==> flow/design.v <==
`timescale 1ns / 1ps
module loop_sub(
input [3:0]NUM,
input[3:0]SW,
output reg[3:0]an,
output reg[6:0]a_to_g
    );
always @(*)
an = ~ SW;
always @(*) 
case(NUM)
0:a_to_g=7'b0000001;
1:a_to_g=7'b1001111;
2:a_to_g=7'b0010010;
3:a_to_g=7'b0000110;
4:a_to_g=7'b1001100;
5:a_to_g=7'b0100100;
6:a_to_g=7'b0100000;
7:a_to_g=7'b0001111;
8:a_to_g=7'b0000000;
9:a_to_g=7'b0000100;
'hA: a_to_g=7'b0001000;
'hB: a_to_g=7'b1100000;
'hC: a_to_g=7'b0110001;
'hD: a_to_g=7'b1000010;
'hE: a_to_g=7'b0110000;
'hF: a_to_g=7'b0111000;
default: a_to_g=7'b0000001; 
endcase
endmodule
module loop_top(
 input clk,
 input clr,
 input[3:0]SW,
 output[3:0]an,
 output[6:0]a_to_g
  );
reg[28:0] clk_cnt;                         
reg [3:0] NUM;                          
always @(posedge clk or posedge clr)        
begin
 if(clr)
 clk_cnt = 0;                       
 else 
   begin
    clk_cnt = clk_cnt + 1;                
    if(clk_cnt[28:25]>15)                
    clk_cnt = 0; 
   end
 end
always @(*) 
NUM = clk_cnt[28:25];           
loop_sub A1( .NUM(NUM),
                  .SW(SW),
                  .an(an),
                  .a_to_g(a_to_g));      
endmodule
---- Step by step through the tools: loop_top ----
What the tools print for loop_top, step after step.
Lines are those of the file above, counted from 1.
Operators: Yosys type, input widths -> output width; for muxes data width and select width s.
Cell names lack the library's common part.
Not given: n/a
design
  top module .............................. loop_top
  clock input ............................. clk
  library ................................. sky130hd
  corner .................................. tt_025C_1v80

---- Word level ----
Counts by Yosys on the flattened word-level netlist (proc, flatten, opt, wreduce; memories kept). Register bits leave out memories and registers merged into their read ports (data or address); mux counts leave out enables and synchronous resets folded into registers. Print and check cells are left out. Cells with the same type and inputs are merged into one.
Memory sizes are those after Yosys's memory passes, which may raise the word count (mostly to a power of two), join words into wider ones and drop unused or constant bits.
operators by class
  add/subtract/negate cells ............... 1
  multiply operators ...................... 0
  divide/modulo/power cells ............... 0
  $lt $le $gt $ge ......................... 1
  equal/unequal tests ..................... 0
  shifts and indexed selects .............. 0
  muxes and demuxes ....................... 1
  bitwise logic cells ..................... 1
  reduce/logical cells .................... 0
operators with widths
  cell                   count
  $add 29x1->29 const B  1
  $mux 29                1
  $gt 4x4->1 const B     1
  $not 4->4              1
word-level totals
  bits in registers ....................... 29
  latch bits .............................. 0
  memory bits (writable) .................. 0
  bits in read-only memories .............. 112
  clocked read ports x word width ......... 0
  memory cells ............................ 1
  input port bits ......................... 6
  output and inout port bits .............. 11
  cells after elaboration ................. 6
memories
  name             depth  bits a word  read ports  write ports  RTL line  text
  (no name shown)  16     7            1           0            11        case(NUM)

---- Logic depth ----
Yosys ltp: most cells in a row. Word level: on the elaborated netlist, between registers, memories and ports. Mapped: between sequential cells and ports; inverters and the memories' decode and read muxes count.
depth
  depth after elaboration ................. 3
  ABC_AREA ................................ 0
  gate-level depth with buffers ........... 6
  gate-level depth less buffers ........... 5

---- Netlist ----
Source: synth_stat.txt of the flow (Yosys; design flattened, memories mapped). It holds for the ABC_AREA given above (unset counts as 0); a run with the other value may have another netlist.
cells by type
  cell     count  total area (um^2)
  dfrtp_1  29     725.696
  xnor2_1  20     175.168
  ha_1     7      87.584
  xor2_1   7      61.309
  nand4_1  9      56.304
  mux2i_1  5      50.048
  nand3_1  10     50.048
  nor2_1   11     41.29
  inv_1    10     37.536
  nand2_1  7      26.275
  mux4_2   1      22.522
  nand4_4  1      21.27
  nor4_4   1      21.27
  nor3b_4  1      18.768
  and2_1   2      12.512
  and3_1   2      12.512
  nand4_2  1      12.512
  buf_6    1      11.261
Other cell types: 15; their cells: 18.
mapped netlist
  mapped cells ............................ 143
  cell area after synthesis ............... 0.0015615 mm^2
  sequential area ......................... 0.0007257 mm^2
  flip-flops .............................. 29
  buffer cells ............................ 4
The figures by module come from a second, unflattened synthesis with its own total; it is not the netlist above.
second synthesis, totals
  cell total of the unflattened synthesis .. 142
  area total of the unflattened synthesis .. 0.0016015 mm^2
Rows give one instance, submodules left out.
by module
  module    times used  cells  area (mm^2)  seq. area (mm^2)
  loop_top  1           104    0.0013025    0.0007257
  loop_sub  1           38     0.000299     0

---- Timing after synthesis ----
Source: OpenSTA report_checks on the synthesized netlist (no wires, ideal clock, input and output delay 20% of the period each), path of least setup slack; recovery checks are left aside. Register names are those of the netlist, which keeps one name where synthesis merged equal registers.
timing path after synthesis
  path kind ............................... reg-to-output
  from .................................... reg clk_cnt[26]
  to ...................................... out a_to_g[6]
  clock period ............................ 2.38 ns
  output delay ............................ 0.476 ns
  time at the first pin ................... 0.000 ns
  data arrival time ....................... 1.400 ns
  data required time ...................... 1.904 ns
  slack ................................... 0.504 ns
  path delay .............................. 1.400 ns
  stages .................................. 6
  buffers on the path ..................... 0
  period reached after synthesis .......... 1.876 ns
"path delay" is the arrival time less input delay plus setup time.
At an output port there is no setup time.
"stages" counts driving pins, that of a launching flip-flop among them; a cell with two outputs on the path counts twice.
"period reached after synthesis" is the clock period less the worst setup slack; recovery checks do not enter. This is arithmetic on one report: input and output delays are still those of the set period (20% each).
Between the ends stands the longest chain of elaborated cells between them, by number of cells; it is not shown to be the way that was timed. Of several equally long chains one is given.
A line is the first line of the expression or statement that the cell stems from. Yosys adds cells for indexed reads and writes and turns some case tables into memories.
The chain passes a memory read, where the word-level depth is cut; so it can be longer than that depth.
A register here has more assigning lines than the two given.
on the way, after synthesis
  cell sequence ........................... dfrtp_1 -> inv_1 -> ha_1 -> nor2b_1 -> or3b_2 -> o21ai_0
  length of the longest elaborated chain .. 1
  elaborated cells on any way between the ends .. 1
  source lines of those cells ............. 1
  those cells by class .................... memory: 1
RTL lines, path after synthesis
  element          RTL line  text
  start, declared  38        reg[28:0] clk_cnt;
  start, assigned  43        clk_cnt = 0;
  start, assigned  46        clk_cnt = clk_cnt + 1;
  $mem_v2 16x7     11        case(NUM)
  end, declared    36        output[6:0]a_to_g

---- Timing after layout ----
Path of least setup slack in the final report of record 1 (OpenROAD, finished layout, wires in). Where an end is a register, its clock arrival counts in the times.
timing path post-layout
  path kind ............................... reg-to-output
  from .................................... reg clk_cnt[25]
  to ...................................... out a_to_g[3]
  clock period ............................ 1.77 ns
  output delay ............................ 0.35 ns
  time at the first pin ................... 0.28 ns
  data arrival time ....................... 1.67 ns
  data required time ...................... 1.42 ns
  slack ................................... -0.25 ns
  stages .................................. 6
  buffers on the path ..................... 1
Between the ends stands the longest chain of elaborated cells between them, by number of cells; it is not shown to be the way that was timed. Of several equally long chains one is given.
The chain passes a memory read, where the word-level depth is cut; so it can be longer than that depth.
A register here has more assigning lines than the two given.
on the way, post-layout
  cell sequence ........................... dfrtp_2 -> inv_4 -> ha_4 -> inv_2 -> mux4_2 -> buf_6
  length of the longest elaborated chain .. 1
  elaborated cells on any way between the ends .. 1
  source lines of those cells ............. 1
  those cells by class .................... memory: 1
RTL lines, path post-layout
  element          RTL line  text
  start, declared  38        reg[28:0] clk_cnt;
  start, assigned  43        clk_cnt = 0;
  start, assigned  46        clk_cnt = clk_cnt + 1;
  $mem_v2 16x7     11        case(NUM)
  end, declared    36        output[6:0]a_to_g

# Flow runs of loop_top

Settings and measured results of 2 stored flow runs for module loop_top (sky130hd), not sorted in any way. The constraints put input and output delay at 20% of the set period each and load the outputs with 0.01 pF.
"period achieved" means the clock period less the worst setup slack. The figure is calculated, with input and output delays left at 20% of the set period.
By "critical setup path time" is meant the share of the clock period that the worst setup path is allowed (20% is reserved at inputs, 20% at outputs), minus its slack. Clock arrival times at its registers enter into it.

---- record 1 ----
settings
  period_ns = 1.77
  SETUP_SLACK_MARGIN = 0.03
  CAP_MARGIN = 20
  CORE_MARGIN = 2
  CORE_UTILIZATION = 40
  SLEW_MARGIN = 20
results
  chip area after synthesis (Yosys) ....... 0.0015615 mm^2
  overall die area ........................ 0.0044196 mm^2
  utilization after routing ............... 55.2%
  worst slack on setup checks ............. -0.251 ns
  sum of negative setup slack ............. -0.860 ns
  period achieved ......................... 2.021 ns
  critical setup path time ................ 1.67 ns
  critical path kind ...................... reg-to-output

---- record 2 ----
settings
  period_ns = 1.87
  CORE_UTILIZATION = 63
  PLACE_DENSITY_LB_ADDON = 0.26
  CORE_MARGIN = 4
  CELL_PAD_IN_SITES_DETAIL_PLACEMENT = 0
  GPL_ROUTABILITY_DRIVEN = 1
  CTS_CLUSTER_DIAMETER = 155
  CAP_MARGIN = 10
  SLEW_MARGIN = 40
results
  chip area after synthesis (Yosys) ....... 0.0015615 mm^2
  overall die area ........................ 0.0033391 mm^2
  utilization after routing ............... 87.7%
  worst slack on setup checks ............. -0.277 ns
  sum of negative setup slack ............. -0.914 ns
  period achieved ......................... 2.147 ns
  critical setup path time ................ 1.77 ns
  critical path kind ...................... reg-to-output
